==> flow/design.v <==
`timescale 1ns / 1ps
module CTRL_Origin(
    input clk,
    input rst,
    input pause,
    input [15:0]inst, 
    output reg[19:0]bnncore_ctrl, 
    output reg[15:0]datasram_ctrl, 
    output wire[12:0]instsram_ctrl 
    );
    reg [15:0]pc1;
    reg [15:0]pc2;
    reg [15:0]pc3;
    reg [15:0]pc4;
    reg [15:0]r1;
    reg [15:0]r2;
    reg [15:0]r3;
    reg [15:0]r4;
    reg [15:0]r5;
    reg [15:0]r6;
    reg [15:0]r7;
    reg [15:0]r8;
    reg [15:0]r9;
    reg [15:0]r10;
    reg [15:0]r11;
    reg [15:0]r12;
    assign instsram_ctrl[10:0] = pc1[10:0];
    assign instsram_ctrl[11] = 1'b0;
    assign instsram_ctrl[12] = 1'b1;
    always @(posedge clk) begin
        if (rst) begin
            datasram_ctrl[15] <= 1;
            datasram_ctrl[14] <= 1;
            datasram_ctrl[13:0] <= 0;
            bnncore_ctrl <= 0;
            pc1 <= 0;
            pc2 <= 0;
            pc3 <= 0;
            pc4 <= 0;
            r1 <= 0;
            r2 <= 0;
            r3 <= 0;
            r4 <= 0;
            r5 <= 0;
            r6 <= 0;
            r7 <= 0;
            r8 <= 0;
            r9 <= 0;
            r10 <= 0;
            r11 <= 0;
            r12 <= 0;
        end
        else if (pause) begin
            bnncore_ctrl <= 0;
            datasram_ctrl[14] <= 1;
        end
        else case(inst[15:11])
        5'b00000: begin
            datasram_ctrl[14] <= 1;
            pc1<=pc1+1;
        end
        5'b00001: begin
                case(inst[10:8])
                    3'b000: ;
                    3'b001: pc2<={pc2[15:8],inst[7:0]};
                    3'b010: pc3<={pc3[15:8],inst[7:0]};
                    3'b011: pc4<={pc4[15:8],inst[7:0]};
                    3'b100: r1<={r1[15:8],inst[7:0]};
                    3'b101: r2<={r2[15:8],inst[7:0]};
                    3'b110: r3<={r3[15:8],inst[7:0]};
                    3'b111: r4<={r4[15:8],inst[7:0]};
                    default:;
                endcase
            pc1<=pc1+1;
            datasram_ctrl[14] <= 1;
            bnncore_ctrl <= 0;
        end
        5'b00010: begin
                case(inst[10:8])
                    3'b000: ;
                    3'b001: pc2<={inst[7:0],pc2[7:0]};
                    3'b010: pc3<={inst[7:0],pc3[7:0]};
                    3'b011: pc4<={inst[7:0],pc4[7:0]};
                    3'b100: r1<={inst[7:0],r1[7:0]};
                    3'b101: r2<={inst[7:0],r2[7:0]};
                    3'b110: r3<={inst[7:0],r3[7:0]};
                    3'b111: r4<={inst[7:0],r4[7:0]};
                    default:;
                endcase
            pc1<=pc1+1;
            datasram_ctrl[14] <= 1;
            bnncore_ctrl <= 0;
        end
        5'b00011: begin
            case(inst[10:9])
                2'b00:begin
                    bnncore_ctrl[7] <= 1; 
                    bnncore_ctrl[2:1] <= inst[8:7]; 
                    bnncore_ctrl[19:17] <= inst[6:4]; 
                    bnncore_ctrl[0] <= 0;
                    bnncore_ctrl[6:3] <= 0;
                    bnncore_ctrl[16:8] <= 0;
                    datasram_ctrl[13:0] <= pc2[13:0]; 
                    datasram_ctrl[14] <=0;
                    datasram_ctrl[15] <=1;
                end
                2'b01:begin
                    bnncore_ctrl[11] <= 1; 
                    bnncore_ctrl[10:0] <= 0;
                    bnncore_ctrl[19:12] <= 0;
                    datasram_ctrl[13:0] <= pc2[12:0];
                    datasram_ctrl[14] <=0;
                    datasram_ctrl[15] <=1;
                end
                2'b10:begin
                    bnncore_ctrl[8] <= 1; 
                    bnncore_ctrl[2:1] <=inst[8:7]; 
                    bnncore_ctrl[16] <= inst[6]; 
                    bnncore_ctrl[0] <= 0;
                    bnncore_ctrl[7:3] <= 0;
                    bnncore_ctrl[15:9] <= 0;
                    datasram_ctrl[13:0] <= pc2[12:0]; 
                    datasram_ctrl[14] <=0;
                    datasram_ctrl[15] <=1;
                end
                2'b11:begin
                    bnncore_ctrl[8] <= 1; 
                    bnncore_ctrl[15] <= 1; 
                    bnncore_ctrl[7:0] <= 0;
                    bnncore_ctrl[14:9] <= 0;
                    datasram_ctrl[13:0] <= pc2[12:0]; 
                    datasram_ctrl[14] <=0;
                    datasram_ctrl[15] <=1;
                end
            endcase
            pc1 <= pc1 + 1;
            if(inst[0])begin
                pc2 <= pc2 + 1;
            end
            else begin
                pc2 <= pc2 - 1;
            end
        end
        5'b00100:begin
            case(inst[10:7])
                4'b0000:;
                4'b0001:begin
                    pc2 <= pc2 + $signed({{9{inst[6]}},inst[6:0]});
                end
                4'b0010:begin
                    pc3 <= pc3 + $signed({{9{inst[6]}},inst[6:0]});
                end
                4'b0011:begin
                    pc4 <= pc4 + $signed({{9{inst[6]}},inst[6:0]});
                end
                4'b0100:begin
                    r1 <= r1 + $signed({{9{inst[6]}},inst[6:0]});
                end
                4'b0101:begin
                    r2 <= r2 + $signed({{9{inst[6]}},inst[6:0]});
                end
                4'b0110:begin
                    r3 <= r3 + $signed({{9{inst[6]}},inst[6:0]});
                end
                4'b0111:begin
                    r4 <= r4 + $signed({{9{inst[6]}},inst[6:0]});
                end
                4'b1000:begin
                    r5 <= r5 + $signed({{9{inst[6]}},inst[6:0]});
                end
                4'b1001:begin
                    r6 <= r6 + $signed({{9{inst[6]}},inst[6:0]});
                end
                4'b1010:begin
                    r7 <= r7 + $signed({{9{inst[6]}},inst[6:0]});
                end
                4'b1011:begin
                    r8 <= r8 + $signed({{9{inst[6]}},inst[6:0]});
                end
                4'b1100:begin
                    r9 <= r9 + $signed({{9{inst[6]}},inst[6:0]});
                end
                4'b1101:begin
                    r10 <= r10 + $signed({{9{inst[6]}},inst[6:0]});
                end
                4'b1110:begin
                    r11 <= r11 + $signed({{9{inst[6]}},inst[6:0]});
                end
                4'b1111:begin
                    r12 <= r12 + $signed({{9{inst[6]}},inst[6:0]});
                end
            endcase
            pc1<=pc1+1;
            datasram_ctrl[14] <= 1;
            bnncore_ctrl <= 0;
        end
        5'b00101:begin
            case(inst[10:7])
                4'b0000:begin
                    r1<= r1>=inst[6:0]?0:1;
                end
                4'b0001:begin
                    r1<= r2>=inst[6:0]?0:1;
                end
                4'b0010:begin
                    r1<= r3>=inst[6:0]?0:1;
                end
                4'b0011:begin
                    r1<= r4>=inst[6:0]?0:1;
                end
                4'b0100:begin
                    r1<= r5>=inst[6:0]?0:1;
                end
                4'b0101:begin
                    r1<= r6>=inst[6:0]?0:1;
                end
                4'b0110:begin
                    r1<= r7>=inst[6:0]?0:1;
                end
                4'b0111:begin
                    r1<= r8>=inst[6:0]?0:1;
                end
                4'b1000:begin
                    r1<= r9>=inst[6:0]?0:1;
                end
                4'b1001:begin
                    r1<= r10>=inst[6:0]?0:1;
                end
                4'b1010:begin
                    r1<= r11>=inst[6:0]?0:1;
                end
                4'b1011:begin
                    r1<= r12>=inst[6:0]?0:1;
                end
                4'b1100:begin
                    r1<= pc1>=inst[6:0]?0:1;
                end
                4'b1101:begin
                    r1<= pc2>=inst[6:0]?0:1;
                end
                4'b1110:begin
                    r1<= pc3>=inst[6:0]?0:1;
                end
                4'b1111:begin
                    r1<= pc4>=inst[6:0]?0:1;
                end
            endcase
            pc1<=pc1+1;
            datasram_ctrl[14] <= 1;
            bnncore_ctrl <= 0;
        end
        5'b00110:begin
            if (r1) begin
                pc1 <= pc1 - inst[10:0];
            end
            else pc1<=pc1+1;
            bnncore_ctrl <= 0;
            datasram_ctrl[14] <= 1;
        end
        5'b00111:begin
            bnncore_ctrl[0] <= 1;
            bnncore_ctrl[16:1] <=0;
            datasram_ctrl[14] <= 1;
            pc1<=pc1+1;
        end
        5'b01000:begin
            bnncore_ctrl[5] <= 1;
            bnncore_ctrl[3:1] <= inst[10:8];
            bnncore_ctrl[6] <= inst[7];
            bnncore_ctrl[0] <= 0;
            bnncore_ctrl[4] <= 0;
            bnncore_ctrl[16:7] <= 0;
            datasram_ctrl[14] <= 1;
            pc1 <= pc1 + 1;
        end
        5'b01001:begin
            bnncore_ctrl[9] <= 1;
            bnncore_ctrl[4:1] <= inst[10:7]; 
            bnncore_ctrl[0] <= 0;
            bnncore_ctrl[8:5] <= 0 ;
            bnncore_ctrl[16:10] <= 0;
            datasram_ctrl[14] <= 1;
            pc1 <= pc1 + 1;
        end
        5'b01010:begin
            bnncore_ctrl[10] <= 1; 
            bnncore_ctrl[12] <= inst[10]; 
            bnncore_ctrl[6] <= inst[9]; 
            bnncore_ctrl[13] <= inst[8]; 
            bnncore_ctrl[5:0] <= 0;
            bnncore_ctrl[9:7] <= 0;
            bnncore_ctrl[16:14] <= 0;
            datasram_ctrl[14] <= 1;
            pc1 <= pc1 + 1;
        end
        5'b01011:begin
            bnncore_ctrl[14] <= 1;
            bnncore_ctrl[6] <= inst[10];
            bnncore_ctrl[5:0] <= 0;
            bnncore_ctrl[13:7] <= 0;
            bnncore_ctrl[16:15] <= 0;
            datasram_ctrl[13:0] <= pc4[12:0];
            datasram_ctrl[14] <= 0;
            datasram_ctrl[15] <= 0;
            if (inst[9]) begin
                pc4 <= pc4 + 1;
            end
            else begin
                pc4 <= pc4 - 1;
            end
            pc1 <= pc1 + 1;
        end
        5'b01100:begin
            bnncore_ctrl[15] <= 1;
            bnncore_ctrl[14:0] <=0;
            bnncore_ctrl[16] <= 0;
            datasram_ctrl[14] <= 1;
            pc1 <= pc1 + 1;
        end
        5'b01101:begin
            pc1<=pc1+1;
            datasram_ctrl[14] <= 1;
            bnncore_ctrl <= 0;
            case (inst[10:8])  
                3'b000: pc1<=inst[7]?(inst[6]?(inst[5]?r4:r3):(inst[5]?r2:r1)):(inst[6]?(inst[5]?pc4:pc3):(inst[5]?pc2:pc1));
                3'b001: pc2<=inst[7]?(inst[6]?(inst[5]?r4:r3):(inst[5]?r2:r1)):(inst[6]?(inst[5]?pc4:pc3):(inst[5]?pc2:pc1));
                3'b010: pc3<=inst[7]?(inst[6]?(inst[5]?r4:r3):(inst[5]?r2:r1)):(inst[6]?(inst[5]?pc4:pc3):(inst[5]?pc2:pc1));
                3'b011: pc4<=inst[7]?(inst[6]?(inst[5]?r4:r3):(inst[5]?r2:r1)):(inst[6]?(inst[5]?pc4:pc3):(inst[5]?pc2:pc1));
                3'b100: r1<=inst[7]?(inst[6]?(inst[5]?r4:r3):(inst[5]?r2:r1)):(inst[6]?(inst[5]?pc4:pc3):(inst[5]?pc2:pc1));
                3'b101: r2<=inst[7]?(inst[6]?(inst[5]?r4:r3):(inst[5]?r2:r1)):(inst[6]?(inst[5]?pc4:pc3):(inst[5]?pc2:pc1));
                3'b110: r3<=inst[7]?(inst[6]?(inst[5]?r4:r3):(inst[5]?r2:r1)):(inst[6]?(inst[5]?pc4:pc3):(inst[5]?pc2:pc1));
                3'b111: r4<=inst[7]?(inst[6]?(inst[5]?r4:r3):(inst[5]?r2:r1)):(inst[6]?(inst[5]?pc4:pc3):(inst[5]?pc2:pc1));
            endcase
        end
        5'b01110: begin
                case(inst[10:8])
                    3'b000: r5<={r5[15:8],inst[7:0]};
                    3'b001: r6<={r6[15:8],inst[7:0]};
                    3'b010: r7<={r7[15:8],inst[7:0]};
                    3'b011: r8<={r8[15:8],inst[7:0]};
                    3'b100: r9<={r9[15:8],inst[7:0]};
                    3'b101: r10<={r10[15:8],inst[7:0]};
                    3'b110: r11<={r11[15:8],inst[7:0]};
                    3'b111: r12<={r12[15:8],inst[7:0]};
                    default:;
                endcase
            pc1<=pc1+1;
            datasram_ctrl[14] <= 1;
            bnncore_ctrl <= 0;
        end
        5'b01111: begin
                case(inst[10:8])
                    3'b000: r5<={inst[7:0],r5[7:0]};
                    3'b001: r6<={inst[7:0],r6[7:0]};
                    3'b010: r7<={inst[7:0],r7[7:0]};
                    3'b011: r8<={inst[7:0],r8[7:0]};
                    3'b100: r9<={inst[7:0],r9[7:0]};
                    3'b101: r10<={inst[7:0],r10[7:0]};
                    3'b110: r11<={inst[7:0],r11[7:0]};
                    3'b111: r12<={inst[7:0],r12[7:0]};
                    default:;
                endcase
            pc1<=pc1+1;
            datasram_ctrl[14] <= 1;
            bnncore_ctrl <= 0;
        end
        default:;
        endcase
    end
endmodule
Step by step through the tools: CTRL_Origin
What the tools print for CTRL_Origin, step after step.
Lines are those of the file above, counted from 1.
Operators carry their Yosys type and port widths (W data, S select, Z words).
Library cell names are shortened.
{ "setup": {"top_module": "CTRL_Origin", "clk_port": "clk", "library": "sky130hd", "pvt_corner": "tt_025C_1v80"} }

After elaboration
Source: Yosys, flattened and elaborated, memories not mapped. Widths are those after wreduce. Registers that Yosys merges into a memory's read port (data or address) are not register bits. Print and check cells do not count. Equal cells are merged and count once.
{ "word_totals": {"ff_bits": 292, "latch_bits": 0, "ramBits": 0, "romBits": 0, "clocked_rd_ports_x_width": 0, "memories": 0, "inputBits": 19, "output_inout_bits": 49, "elab_cells": 383} }
{ "classes": {"add_sub_neg": 21, "mul": 0, "n_div": 0, "cmp": 16, "equal": 94, "shifts": 0, "mux": 112, "bitwise": 5, "reduce_logical": 84} }
{ "op_table": {"columns": ["cell", "count"], "rows": [
  ["$mux W16", 41],
  ["$pmux W16 S3", 9],
  ["$ge A16 B7 Y1", 16],
  ["$pmux W16 S16", 1],
  ["$pmux W16 S4", 4],
  ["$add A16 B16 Y16", 15],
  ["$pmux W16 S5", 3],
  ["$ne A2 B2 Y1 const B", 52],
  ["$reduce_and A6 Y1", 14],
  ["$reduce_and A5 Y1", 16],
  ["$reduce_or A13 Y1", 6],
  ["$mux W8", 8],
  ["$pmux W14 S2", 2],
  ["$add A16 B1 Y16 const B", 3],
  ["$reduce_or A14 Y1", 3],
  ["$eq A5 B4 Y1 const B", 8],
  ["$sub A16 B1 Y16 const B", 2],
  ["$eq A4 B4 Y1 const B", 8],
  ["$reduce_bool A3 Y1", 10],
  ["$pmux W1 S3", 10],
  ["$reduce_bool A4 Y1", 7],
  ["$eq A5 B3 Y1 const B", 4],
  ["$pmux W1 S2", 10],
  ["$mux W1", 18],
  ["$sub A16 B11 Y16", 1],
  ["$reduce_bool A16 Y1", 1],
  ["$eq A4 B3 Y1 const B", 4],
  ["$reduce_or A12 Y1", 1]
]} }
Other operator kinds: 28; their cells: 55.

Depth
Depth = most cells in a row (Yosys ltp): at word level without a register or memory, in the mapped netlist without a sequential cell, where the memories' decode and read muxes count.
{ "logic_depth": {"depth_word": 5, "ABC_AREA": 0, "ltp_mapped": 19, "mapped_depth_nobuf": 15} }

After synthesis
Yosys stat after the flow's synthesis: flattened, memories mapped to cells. It holds for the ABC_AREA given above (unset counts as 0); a run with the other value may have another netlist.
Totals and module areas in this step are rounded.
{ "synth_totals": {"cell_count": 3577, "synth_area_um2": 27800, "sequential_area_um2": 5850, "ff_cells": 292, "n_buf": 181} }
{ "by_type": {"columns": ["cell_type", "count", "type_area_um2"], "rows": [
  ["dfxtp_1", 292, 5.85E+03],
  ["ha_1", 342, 4.28E+03],
  ["a21oi_1", 332, 1.66E+03],
  ["nor2_1", 379, 1.42E+03],
  ["o21ai_0", 260, 1.3E+03],
  ["nand2_1", 274, 1.03E+03],
  ["xnor2_1", 113, 989.699],
  ["a211oi_1", 107, 803.27],
  ["mux4_2", 31, 698.17],
  ["xor2_1", 76, 665.638],
  ["a31oi_1", 101, 631.856],
  ["a21o_1", 70, 525.504],
  ["inv_1", 138, 517.997],
  ["nor3_1", 95, 475.456],
  ["clkbuf_1", 108, 405.389],
  ["a311oi_1", 44, 385.37],
  ["nand2b_1", 58, 362.848],
  ["nand3_1", 70, 350.336]
]} }
Not listed: further types 79, cells in them 687.

Timing after synthesis
OpenSTA on the mapped netlist: ideal clock, no wires. The path of least setup slack (recovery checks aside). Input and output delay are each 20% of the period. Register names are those of the netlist, which keeps one name where synthesis merged equal registers.
{ "synth_path": {"kind": "input -> register", "start": "input inst[6]", "end": "register r4[13]", "tclk_ps": 5660, "input_delay_ps": 1132, "setup_ps": 117, "launch_ps": 1132, "t_arrival_ps": 4693, "required_ps": 5543, "setup_slack_ps": 851, "delay_ps": 3678, "stages": 15, "path_buffers": 4, "period_less_setup_slack_ps": 4809} }
"delay_ps" is the arrival time less input delay plus setup time.
"stages" counts driving pins, that of a launching flip-flop among them; a cell with two outputs on the path counts twice.
"period_less_setup_slack_ps" is the clock period less the worst setup slack; recovery checks do not enter. This is arithmetic on one report: input and output delays are still those of the set period (20% each).
The rows between start and end are the longest chain of elaborated cells between them; the timing report does not say that the signal goes this way. Where chains are equally long, one stands for them.
Each line given opens the expression or statement behind the cell; cells for indexed reads and writes are added by Yosys, which also makes memories of some case tables.
At most two assigning lines are given for a register; there are more.
{ "synth_between": {"path_cell_list": "buf_2 > buf_2 > buf_4 > clkinv_1 > clkbuf_1 > ha_1 > nor2b_1 > o21ai_1 > or3b_1 > o221a_2 > o311a_1 > o21a_1 > or3_1 > a31oi_1 > nor2_1", "elab_chain_cells": 4, "cells_between": 7, "classes_between": "add/sub: 1; mux: 6"} }
{ "synth_lines": {"columns": ["item", "line", "text"], "rows": [
  ["from (decl)", 6, "input [15:0]inst,"],
  ["$mux W16 (2 in a row)", 332, "3'b111: r4<=inst[7]?(inst[6]?(inst[5]?r4:r3):(inst[5]?r2:r1)):(inst[6]?(inst[5]?pc4:pc3):(inst[5]?pc2:pc1));"],
  ["$mux W16", 324, "case (inst[10:8])"],
  ["$pmux W16 S4", 57, "else case(inst[15:11])"],
  ["to (assign)", 71, "3'b111: r4<={r4[15:8],inst[7:0]};"],
  ["to (assign)", 87, "3'b111: r4<={inst[7:0],r4[7:0]};"],
  ["to (decl)", 18, "reg [15:0]r4;"]
]} }

Timing after layout
From the final timing report of run 1: the path of least setup slack in the routed layout; clock arrival at registers is part of the times.
The path's times are printed in steps of 10 ps; the period is the one set.
{ "layout_path": {"kind": "input -> register", "start": "input inst[15]", "end": "register pc2[15]", "tclk_ps": 6170, "input_delay_ps": 1230, "setup_ps": 70, "launch_ps": 1230, "t_arrival_ps": 5580, "required_ps": 6660, "setup_slack_ps": 1070, "stages": 14, "path_buffers": 1} }
The rows between start and end are the longest chain of elaborated cells between them; the timing report does not say that the signal goes this way. Where chains are equally long, one stands for them.
At most two assigning lines are given for a register; there are more.
{ "layout_between": {"path_cell_list": "clkdlybuf4s50_1 > nor2_1 > and3_4 > nor2_1 > a21oi_1 > inv_1 > ha_1 > or3_1 > o22ai_1 > o21ai_1 > a21boi_0 > nor3_1 > or4_1 > a31oi_1", "elab_chain_cells": 3, "cells_between": 12, "lines_between": 1, "classes_between": "eq/ne: 8; mux: 1; logic: 1; reduce/logical: 2"} }
{ "layout_lines": {"columns": ["item", "line", "text"], "rows": [
  ["from (decl)", 6, "input [15:0]inst,"],
  ["$eq A5 B1 Y1", 57, "else case(inst[15:11])"],
  ["$not A1 Y1", null, null],
  ["$reduce_and A6 Y1", null, null],
  ["to (assign)", 65, "3'b001: pc2<={pc2[15:8],inst[7:0]};"],
  ["to (assign)", 81, "3'b001: pc2<={inst[7:0],pc2[7:0]};"],
  ["to (decl)", 12, "reg [15:0]pc2;"]
]} }

Hand-over note for CTRL_Origin

2 stored runs of CTRL_Origin in the flow (synthesis by Yosys, layout by OpenROAD, sky130hd cells), in arbitrary order. Constraints: input delay and output delay 20% of the set period each, output load 0.01 pF.
"period_reached_ps" means the clock period less the worst setup slack. The figure is calculated, with input and output delays left at 20% of the set period.
"critical_path_time_ps" means the part of the period allowed to the worst setup path (the constraints hold back 20% at inputs and 20% at outputs) less its slack; where the path has registers, the arrival times of their clocks count too.
"design_power_uw" is the tool's figure for a default switching activity; nothing was simulated.
"critical_path_time_ps" is known to 10 ps.
Measured values are rounded.
[
  {
    "run": "run 1",
    "settings": { "period_ns": 6.17, "CAP_MARGIN": 20, "CORE_MARGIN": 2, "CORE_UTILIZATION": 40, "SLEW_MARGIN": 20 },
    "results": { "fin_hold_ws_ps": 455, "critical_path_time_ps": 3860, "critical_path_kind": "input -> register", "worst_setup_slack_ps": 1070, "setup_tns_ps": 0, "die_footprint_um2": 71500, "design_power_uw": 5480, "period_reached_ps": 5098, "layout_utilization_pct": 44.7, "ys_area_um2": 27800, "finish.stdcell_area_um2": 30700 }
  },
  {
    "run": "run 2",
    "settings": { "period_ns": 2.89, "CORE_UTILIZATION": 21, "PLACE_DENSITY_LB_ADDON": 0.27, "CORE_ASPECT_RATIO": 1.99, "CELL_PAD_IN_SITES_GLOBAL_PLACEMENT": 3, "CELL_PAD_IN_SITES_DETAIL_PLACEMENT": 1, "ABC_AREA": 0, "CTS_CLUSTER_DIAMETER": 354, "CAP_MARGIN": 5, "CORE_MARGIN": 2, "SLEW_MARGIN": 20 },
    "results": { "fin_hold_ws_ps": 286, "critical_path_time_ps": 2240, "critical_path_kind": "input -> register", "worst_setup_slack_ps": 73, "setup_tns_ps": 0, "die_footprint_um2": 135000, "design_power_uw": 13500, "period_reached_ps": 2817, "layout_utilization_pct": 30.8, "ys_area_um2": 27800, "finish.stdcell_area_um2": 40500 }
  }
]

End of note.
